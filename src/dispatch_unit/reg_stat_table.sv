==> flow/design.v <==
interface cdb_if();
    logic [5:0] tag;
    logic valid;
    logic [31:0] data;
    logic branch;
    logic branch_taken;
    logic jalr;
    logic store_pc;
endinterface  
module reg_stat_table (
    input clk,
    input rst,
    input [5:0] cdb_tag,
    input cdb_valid,
    output [4:0] rf_rd,
    output rf_we,
    input [4:0] rs1,
    output [5:0] rs1_tag,
    output rs1_tag_valid,
    input [4:0] rs2,
    output [5:0] rs2_tag,
    output rs2_tag_valid,
    input [4:0] rd,
    input [5:0] rd_tag,
    input tag_write_en
);
reg [6:0] REGISTER_STATUS [32];
reg [4:0] looked_up_rd;  
reg looked_up_rd_valid;
assign rf_rd = looked_up_rd;
assign rf_we = looked_up_rd_valid;  
assign rs1_tag = REGISTER_STATUS[rs1][5:0];
assign rs1_tag_valid = REGISTER_STATUS[rs1][6];
assign rs2_tag = REGISTER_STATUS[rs2][5:0];
assign rs2_tag_valid = REGISTER_STATUS[rs2][6];
always_comb begin : look_up_rd
    integer i;
    looked_up_rd = 5'b00000;  
    looked_up_rd_valid = 1'b0;
    for(i = 0; i < 32; i+=1)  begin
        if(REGISTER_STATUS[i] == {1'b1,cdb_tag}) begin
            looked_up_rd = i;
            looked_up_rd_valid = REGISTER_STATUS[i][6];
        end
    end 
end
always_ff @( posedge clk, posedge rst ) begin : sequential
    if(rst) begin
        integer i;
        for(i = 0; i < 32; i+=1)
            REGISTER_STATUS[i] <= 7'b0000000;  
    end else begin
        if(tag_write_en) begin
            REGISTER_STATUS[rd] <= {1'b1,rd_tag};  
        end
        if(cdb_valid == 1'b1) begin
            if(!((tag_write_en) && (rd == looked_up_rd)))
                REGISTER_STATUS[looked_up_rd] <= 7'b0000000;       
        end      
    end
end
endmodule
# Step by step through the tools: reg_stat_table
# What the tools print for reg_stat_table, step after step.
# Lines are those of the file above, counted from 1.
# Operators: Yosys type, input widths -> output width; for muxes data width and select width s.
# Library cell names are shortened.
# Not given: n/a
dict set report setup {
  design {reg_stat_table}
  clk_port {clk}
  cell_library {sky130hd}
  corner {tt_025C_1v80}
}

# Word-level counts
# Counts by Yosys on the flattened word-level netlist (proc, flatten, opt, wreduce). Print and check cells are left out. Cells with the same type and inputs are merged into one.
dict set report bits {
  reg_bits 224
  in_bits 31
  output_inout_bits 20
}
dict set report classes {
  n_eq 157
  mux 225
  reduce_logical 5
}
# cell n
set op_table {}
lappend op_table {{$mux 7} 160}
lappend op_table {{$pmux 7 s32} 2}
lappend op_table {{$eq 5x5->1 const B} 64}
lappend op_table {{$eq 7x7->1} 32}
lappend op_table {{$eq 5x4->1 const B} 32}
lappend op_table {{$mux 5} 30}
lappend op_table {{$eq 5x3->1 const B} 16}
lappend op_table {{$eq 5x2->1 const B} 8}
lappend op_table {{$mux 1} 33}
lappend op_table {{$eq 5x1->1 const B} 4}
lappend op_table {{$logic_not 5->1} 4}
lappend op_table {{$eq 5x5->1} 1}
lappend op_table {{$logic_and 1x1->1} 1}

# Longest topological paths
# Depth = most cells in a row (Yosys ltp): at word level without a register or memory, in the mapped netlist without a sequential cell, where the memories' decode and read muxes count.
dict set report logic_depth {
  word_depth 36
  abc_area 0
  ltp_mapped 14
  ltp_nobuf 10
}

# Mapped cells and area
# Yosys stat after the flow's synthesis: flattened, memories mapped to cells. It holds for the ABC_AREA given above (unset counts as 0); a run with the other value may have another netlist.
# The area totals of this step are shown rounded.
dict set report mapped {
  cells 1592
  synth_area_um2 15000
  sequential_area_um2 5600
  ffs 224
  n_buf 99
}
# type n type_area_um2
set types {}
lappend types {dfrtp_1 224 5.61E+03}
lappend types {mux2i_1 186 1.86E+03}
lappend types {a21oi_1 219 1.1E+03}
lappend types {xnor2_1 100 875.84}
lappend types {xor2_1 93 814.531}
lappend types {a221oi_1 89 779.498}
lappend types {a22o_1 83 726.947}
lappend types {nor2_1 139 521.75}
lappend types {nand4_1 63 394.128}
lappend types {a22oi_1 38 285.274}
lappend types {nand2_1 54 202.694}
lappend types {clkbuf_1 51 191.434}
lappend types {nor4_1 30 187.68}
lappend types {nor4_2 10 125.12}
lappend types {buf_6 11 123.869}
lappend types {buf_2 20 100.096}
lappend types {nand3_1 19 95.091}
lappend types {buf_8 6 90.086}
# Not listed: further types 53, cells in them 157.

# Timing after synthesis
# OpenSTA on the mapped netlist: ideal clock, no wires. The path of least setup slack (recovery checks aside). Input and output delay are each 20% of the period. Register names are those of the netlist, which keeps one name where synthesis merged equal registers.
dict set report synth_timing {
  path_type {input to output}
  startpoint {in cdb_tag[1]}
  endpoint {out rf_rd[0]}
  period_ps 4140
  out_delay_ps 828
  arrival_time_ps 2763
  path_slack_ps 549
  path_delay_ps 1935
  driving_pins 10
  synth_period_reached_ps 3591
}
# "path_delay_ps" = arrival - input delay + setup time.
# At an output port there is no setup time.
# "driving_pins": output pins that drive a net of the path, with the launching flip-flop's if there is one; two outputs of one cell count as two.
# "synth_period_reached_ps" is the clock period less the worst setup slack; recovery checks do not enter. This is arithmetic on one report: input and output delays are still those of the set period (20% each).
# The rows between start and end are the longest chain of elaborated cells between them; the timing report does not say that the signal goes this way. Where chains are equally long, one stands for them.
# Each line given opens the expression or statement behind the cell; cells for indexed reads and writes are added by Yosys, which also makes memories of some case tables.
dict set report synth_between {
  path_cell_list {buf_4 > buf_6 > buf_6 > xor2_1 > nor4_2 > a211oi_1 > o31a_1 > o211ai_1 > nand2_2 > inv_2}
  elab_chain_len 32
}
# element line_no
set synth_lines {}
lappend synth_lines {{from (decl)} 13} ;# input [5:0] cdb_tag,
lappend synth_lines {{$eq 7x7->1} 41} ;# if(REGISTER_STATUS[i] == {1'b1,cdb_tag}) begin
lappend synth_lines {{$mux 1} 41}
lappend synth_lines {{$mux 5 (30 in a row)} 41}
lappend synth_lines {{to (decl)} 15} ;# output [4:0] rf_rd,

# reg_stat_table on sky130hd: 2 stored runs with different settings, listed in no order. Input and output delays are each 20% of the period that was set; the output load is 0.01 pF.
run="run 1" settings period_ns=5.41 CORE_UTILIZATION=72 SETUP_SLACK_MARGIN=0.05 PLACE_DENSITY_LB_ADDON=0.18 CORE_ASPECT_RATIO=0.59 CELL_PAD_IN_SITES_GLOBAL_PLACEMENT=3 TNS_END_PERCENT=20 GPL_TIMING_DRIVEN=1 GPL_ROUTABILITY_DRIVEN=1 CAP_MARGIN=0 SLEW_MARGIN=20 CORE_MARGIN=2
run="run 1" outcome="unfinished; error FLW-0024 in placement"
run="run 2" settings period_ns=3.71 CORE_UTILIZATION=72 CAP_MARGIN=20 CORE_MARGIN=2 SLEW_MARGIN=20
run="run 2" outcome="unfinished; error GRT-0116 in routing"
