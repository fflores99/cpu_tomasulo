==> flow/design.v <==
interface cdb_if();
    logic [5:0] tag;
    logic valid;
    logic [31:0] data;
    logic branch;
    logic branch_taken;
    logic jalr;
    logic store_pc;
endinterface  
module circular_buff #(parameter LENGTH = 128, SIZE = 4)
(
    input clk,
    input rst,
    input flush,
    input push,
    input pull,
    input [LENGTH - 1:0] data_write,
    output [LENGTH - 1:0] data_read,
    output reg full,
    output reg empty,
    output reg [$clog2(SIZE) - 1:0] write_ptr, 
    output reg [$clog2(SIZE) - 1:0] read_ptr 
);
reg [LENGTH - 1:0] BUFF_DAT [SIZE];
assign data_read = BUFF_DAT[read_ptr];
always_ff @( posedge clk, posedge rst ) begin : sequential
    if(rst) begin
	    integer i;
        read_ptr <= {$clog2(SIZE){1'b0}};  
        write_ptr <= {$clog2(SIZE){1'b0}};  
        empty <= 1'b1;
        full <= 1'b0;
        for(i=0;i<(SIZE);i=i+1)
		    BUFF_DAT[i] <= {LENGTH{1'b0}};  
    end else begin
        if(flush) begin
	        integer i;
            read_ptr <= {$clog2(SIZE){1'b0}};  
            write_ptr <= {$clog2(SIZE){1'b0}};  
            empty <= 1'b1;
            full <= 1'b0;
            for(i=0;i<(SIZE);i=i+1)
                BUFF_DAT[i] <= {LENGTH{1'b0}};  
        end else begin
            if(pull) begin
                if(!empty) begin
                    read_ptr <= read_ptr + 1'b1;
                    full <= 1'b0;
                    if((read_ptr + 1'b1) == write_ptr)
                        empty <= 1'b1;
                    else
                        empty <= 1'b0;
                end
            end
            if(push) begin
                if(!full) begin
                    BUFF_DAT[write_ptr] <= data_write;
                    write_ptr <= write_ptr + 1'b1;
                    empty <= 1'b0;
                    if((write_ptr + 1'b1) == read_ptr)
                        full <= 1'b1;
                    else
                        full <= 1'b0;
                end
            end
        end
    end
end
endmodule
Tool chain data of circular_buff
The steps from the RTL of circular_buff to its reports follow in flow order.
Lines are those of the file above, counted from 1.
Library cell names are shortened.
Not given: --
- design top: circular_buff
- clock: clk
- cell library: sky130hd
- timing corner: tt_025C_1v80

Word level
Counts by Yosys on the flattened word-level netlist (proc, flatten, opt, wreduce). Print and check cells are left out. Cells with the same type and inputs are merged into one.
- bits in registers at 518
- input port bits: 133
- noted elaborated cells: 69
- muxes and demuxes: 35
- noted equality and inequality tests: 10
- reductions and logical operators: 14
- $add $sub $neg at 2
- operators with widths (operator ; number):
    2-to-1 mux 128 bit ; 16
    case mux 128 bit (select 4 bit) ; 1
    nonzero test 2 bit ; 6
    AND reduction 3 bit ; 4
    2-to-1 mux 1 bit ; 12
    2-to-1 mux 2 bit ; 6
    == test 2 bit with constant B ; 4
    adder 2 x 1 -> 2 bit with constant B ; 2
    == test 2 x 1 -> 1 bit with constant B ; 2
    == test 2 bit ; 2
    inequality test 2 bit with constant B ; 2
    zero test 2 bit ; 2
    AND reduction 2 bit ; 2

Depth
Depth = most cells in a row (Yosys ltp): at word level without a register or memory, in the mapped netlist without a sequential cell, where the memories' decode and read muxes count.
- depth in word-level cells: 8
- ABC_AREA at 0
- noted gate-level depth with buffers: 7
- noted mapped depth without buffers: 5

Netlist
Source: synth_stat.txt of the flow (Yosys; design flattened, memories mapped). It holds for the ABC_AREA given above (unset counts as 0); a run with the other value may have another netlist.
Totals and module areas in this step are rounded.
- cell types (cell ; number ; total area (µm²)):
    dfrtp_1 ; 517 ; 1.29E+04
    nand2_1 ; 770 ; 2.89E+03
    a21oi_1 ; 386 ; 1.93E+03
    mux2_4 ; 120 ; 1.8E+03
    mux2i_1 ; 129 ; 1.29E+03
    a222oi_1 ; 128 ; 1.28E+03
    nor2b_1 ; 128 ; 800.768
    buf_2 ; 124 ; 620.595
    inv_1 ; 133 ; 499.229
    clkbuf_1 ; 62 ; 232.723
    buf_8 ; 10 ; 150.144
    ha_1 ; 8 ; 100.096
    mux2_2 ; 8 ; 90.086
    buf_6 ; 4 ; 45.043
    buf_1 ; 10 ; 37.536
    and3b_1 ; 3 ; 26.275
    dfstp_2 ; 1 ; 26.275
    xnor2_1 ; 3 ; 26.275
Not listed: further types 10, cells in them 17.
- mapped area: 25000 µm²
- mapped flip-flops at 518
- noted buffers: 211
- cell count at 2561

Path before layout
OpenSTA on the mapped netlist: ideal clock, no wires. The path of least setup slack (recovery checks aside). Input and output delay are each 20% of the period. Register names are those of the netlist, which keeps one name where synthesis merged equal registers.
- kind: register to output
- start: reg read_ptr[0]
- end: out data_read[100]
- noted path slack: 0.773 ns
- driving pins on the path at 6
- noted path delay: 1.683 ns
- noted path buffers: 2
- data arrival time: 1.683 ns
- data required time at 2.456 ns
- external output delay: 0.614 ns
- noted clock period: 3.07 ns
- noted period reached after synthesis: 2.297 ns
"path delay" = arrival - input delay + setup time.
A path that ends at an output port has no setup time.
"driving pins on the path": output pins that drive a net of the path, with the launching flip-flop's if there is one; two outputs of one cell count as two.
"period reached after synthesis" is the clock period less the worst setup slack; recovery checks do not enter. This is arithmetic on one report: input and output delays are still those of the set period (20% each).
Between the ends stands the longest chain of elaborated cells between them, by number of cells; it is not shown to be the way that was timed. Of several equally long chains one is given.
Each line given opens the expression or statement behind the cell; cells for indexed reads and writes are added by Yosys, which also makes memories of some case tables.
A register here has more assigning lines than the two given.
- cells stage by stage: dfrtp_1 -> inv_1 -> ha_1 -> buf_2 -> clkbuf_1 -> mux2i_1
- length of the longest elaborated chain: 2
- elaborated cells between the ends (all ways): 5
- RTL lines with such cells at 1
- those cells by class: eq/ne: 3; mux: 1; reduce/logical: 1
- RTL lines, path post-synthesis (item ; RTL line ; source):
    start, declared ; 22 ; output reg [$clog2(SIZE) - 1:0] read_ptr
    start, assigned ; 29 ; read_ptr <= {$clog2(SIZE){1'b0}};
    start, assigned ; 38 ; read_ptr <= {$clog2(SIZE){1'b0}};
    == test 2 bit ; 25 ; assign data_read = BUFF_DAT[read_ptr];
    case mux 128 bit (select 4 bit) ; 25 ;
    end, declared ; 18 ; output [LENGTH - 1:0] data_read,

Path in the finished layout
Path of least setup slack in the final report of run 1 (OpenROAD, finished layout, wires in). Where an end is a register, its clock arrival counts in the times.
- kind: register to output
- start: reg read_ptr[0]
- end: out data_read[116]
- data required time at 1.92 ns
- noted path buffers: 5
- noted clock period: 2.4 ns
- driving pins on the path at 10
- external output delay: 0.48 ns
- data arrival time: 2.50 ns
- noted path slack: -0.58 ns
Between the ends stands the longest chain of elaborated cells between them, by number of cells; it is not shown to be the way that was timed. Of several equally long chains one is given.
A register here has more assigning lines than the two given.
- cells stage by stage: dfrtp_2 -> inv_2 -> ha_4 -> buf_4 -> buf_6 -> clkbuf_16 -> a222oi_1 -> buf_4 -> mux2i_1 -> buf_2
- length of the longest elaborated chain: 2
- elaborated cells between the ends (all ways): 5
- RTL lines with such cells at 1
- those cells by class: eq/ne: 3; mux: 1; reduce/logical: 1
- RTL lines, path after layout (item ; RTL line ; source):
    start, declared ; 22 ; output reg [$clog2(SIZE) - 1:0] read_ptr
    start, assigned ; 29 ; read_ptr <= {$clog2(SIZE){1'b0}};
    start, assigned ; 38 ; read_ptr <= {$clog2(SIZE){1'b0}};
    == test 2 bit ; 25 ; assign data_read = BUFF_DAT[read_ptr];
    case mux 128 bit (select 4 bit) ; 25 ;
    end, declared ; 18 ; output [LENGTH - 1:0] data_read,

circular_buff through Yosys and OpenROAD on sky130hd: 2 stored runs, unordered, with their settings and measured results. The constraints put input and output delay at 20% of the set period each and load the outputs with 0.01 pF.
"clock period achieved": clock period set for the run, less the worst setup slack. It is reckoned from that one timing run; input and output delays stay at 20% of the period that was set.
By "allowed time less slack (worst setup path)" is meant the share of the clock period that the worst setup path is allowed (20% is reserved at inputs, 20% at outputs), minus its slack. Clock arrival times at its registers enter into it.
"power" is the tool's figure for a default switching activity; nothing was simulated.
The results are shown rounded.

Run 1

==> flow/run.sh <==
#!/bin/bash
# the make line also repeats the synthesis and layout settings of config.mk as NAME=value (left out here)
make -C /OpenROAD-flow-scripts/flow DESIGN_CONFIG=/design/flow/config.mk WORK_HOME=/design/flow/orfs CLKGATE_MAP_FILE= finish
==> flow/config.mk <==
export PLATFORM = sky130hd
export DESIGN_NAME = circular_buff
export DESIGN_NICKNAME = circular_buff
export VERILOG_FILES = /design/flow/design.v
export SDC_FILE = /design/flow/constraint.sdc
export NUM_CORES = 4
export LEC_CHECK = 0
export CAP_MARGIN = 20
export CORE_MARGIN = 2
export CORE_UTILIZATION = 40
export SLEW_MARGIN = 20
==> flow/constraint.sdc <==
create_clock -name core_clock -period 2.4 [get_ports {clk}]
set_input_delay 0.4800 -clock core_clock [delete_from_list [all_inputs] [get_ports {clk}]]
set_output_delay 0.4800 -clock core_clock [all_outputs]
set_load 0.01 [all_outputs]

Measured in run 1:
- noted the allowed time less slack (worst setup path): 2.50 ns
- critical path kind: register to output
- noted the synthesized cell area: 25000 µm²
- smallest hold slack at 0.24 ns
- clock period achieved: 2.983 ns
- final design utilization: 52%
- area of the standard cells in the finished layout at 32000 µm²
- total negative setup slack at -55 ns
- area inside the die boundary at 64000 µm²
- noted the power: 23000 uW
- worst setup slack after layout at -0.58 ns

Run 2

==> flow/run.sh <==
#!/bin/bash
# the make line also repeats the synthesis and layout settings of config.mk as NAME=value (left out here)
make -C /OpenROAD-flow-scripts/flow DESIGN_CONFIG=/design/flow/config.mk WORK_HOME=/design/flow/orfs CLKGATE_MAP_FILE= finish
==> flow/config.mk <==
export PLATFORM = sky130hd
export DESIGN_NAME = circular_buff
export DESIGN_NICKNAME = circular_buff
export VERILOG_FILES = /design/flow/design.v
export SDC_FILE = /design/flow/constraint.sdc
export NUM_CORES = 4
export LEC_CHECK = 0
export ABC_AREA = 0
export CAP_MARGIN = 20
export CELL_PAD_IN_SITES_GLOBAL_PLACEMENT = 3
export CORE_MARGIN = 2
export CORE_UTILIZATION = 20
export CTS_CLUSTER_DIAMETER = 39
export CTS_CLUSTER_SIZE = 49
export GPL_ROUTABILITY_DRIVEN = 0
export MAX_ROUTING_LAYER = met5
export MIN_ROUTING_LAYER = met2
export PLACE_DENSITY = 0.36
export SETUP_SLACK_MARGIN = 0.18
export SLEW_MARGIN = 15
==> flow/constraint.sdc <==
create_clock -name core_clock -period 1.49 [get_ports {clk}]
set_input_delay 0.2980 -clock core_clock [delete_from_list [all_inputs] [get_ports {clk}]]
set_output_delay 0.2980 -clock core_clock [all_outputs]
set_load 0.01 [all_outputs]

Measured in run 2:
- noted the allowed time less slack (worst setup path): 2.77 ns
- critical path kind: register to output
- noted the synthesized cell area: 25000 µm²
- smallest hold slack at 0.17 ns
- clock period achieved: 3.063 ns
- final design utilization: 36%
- area of the standard cells in the finished layout at 44000 µm²
- total negative setup slack at -310 ns
- area inside the die boundary at 130000 µm²
- noted the power: 61000 uW
- worst setup slack after layout at -1.6 ns
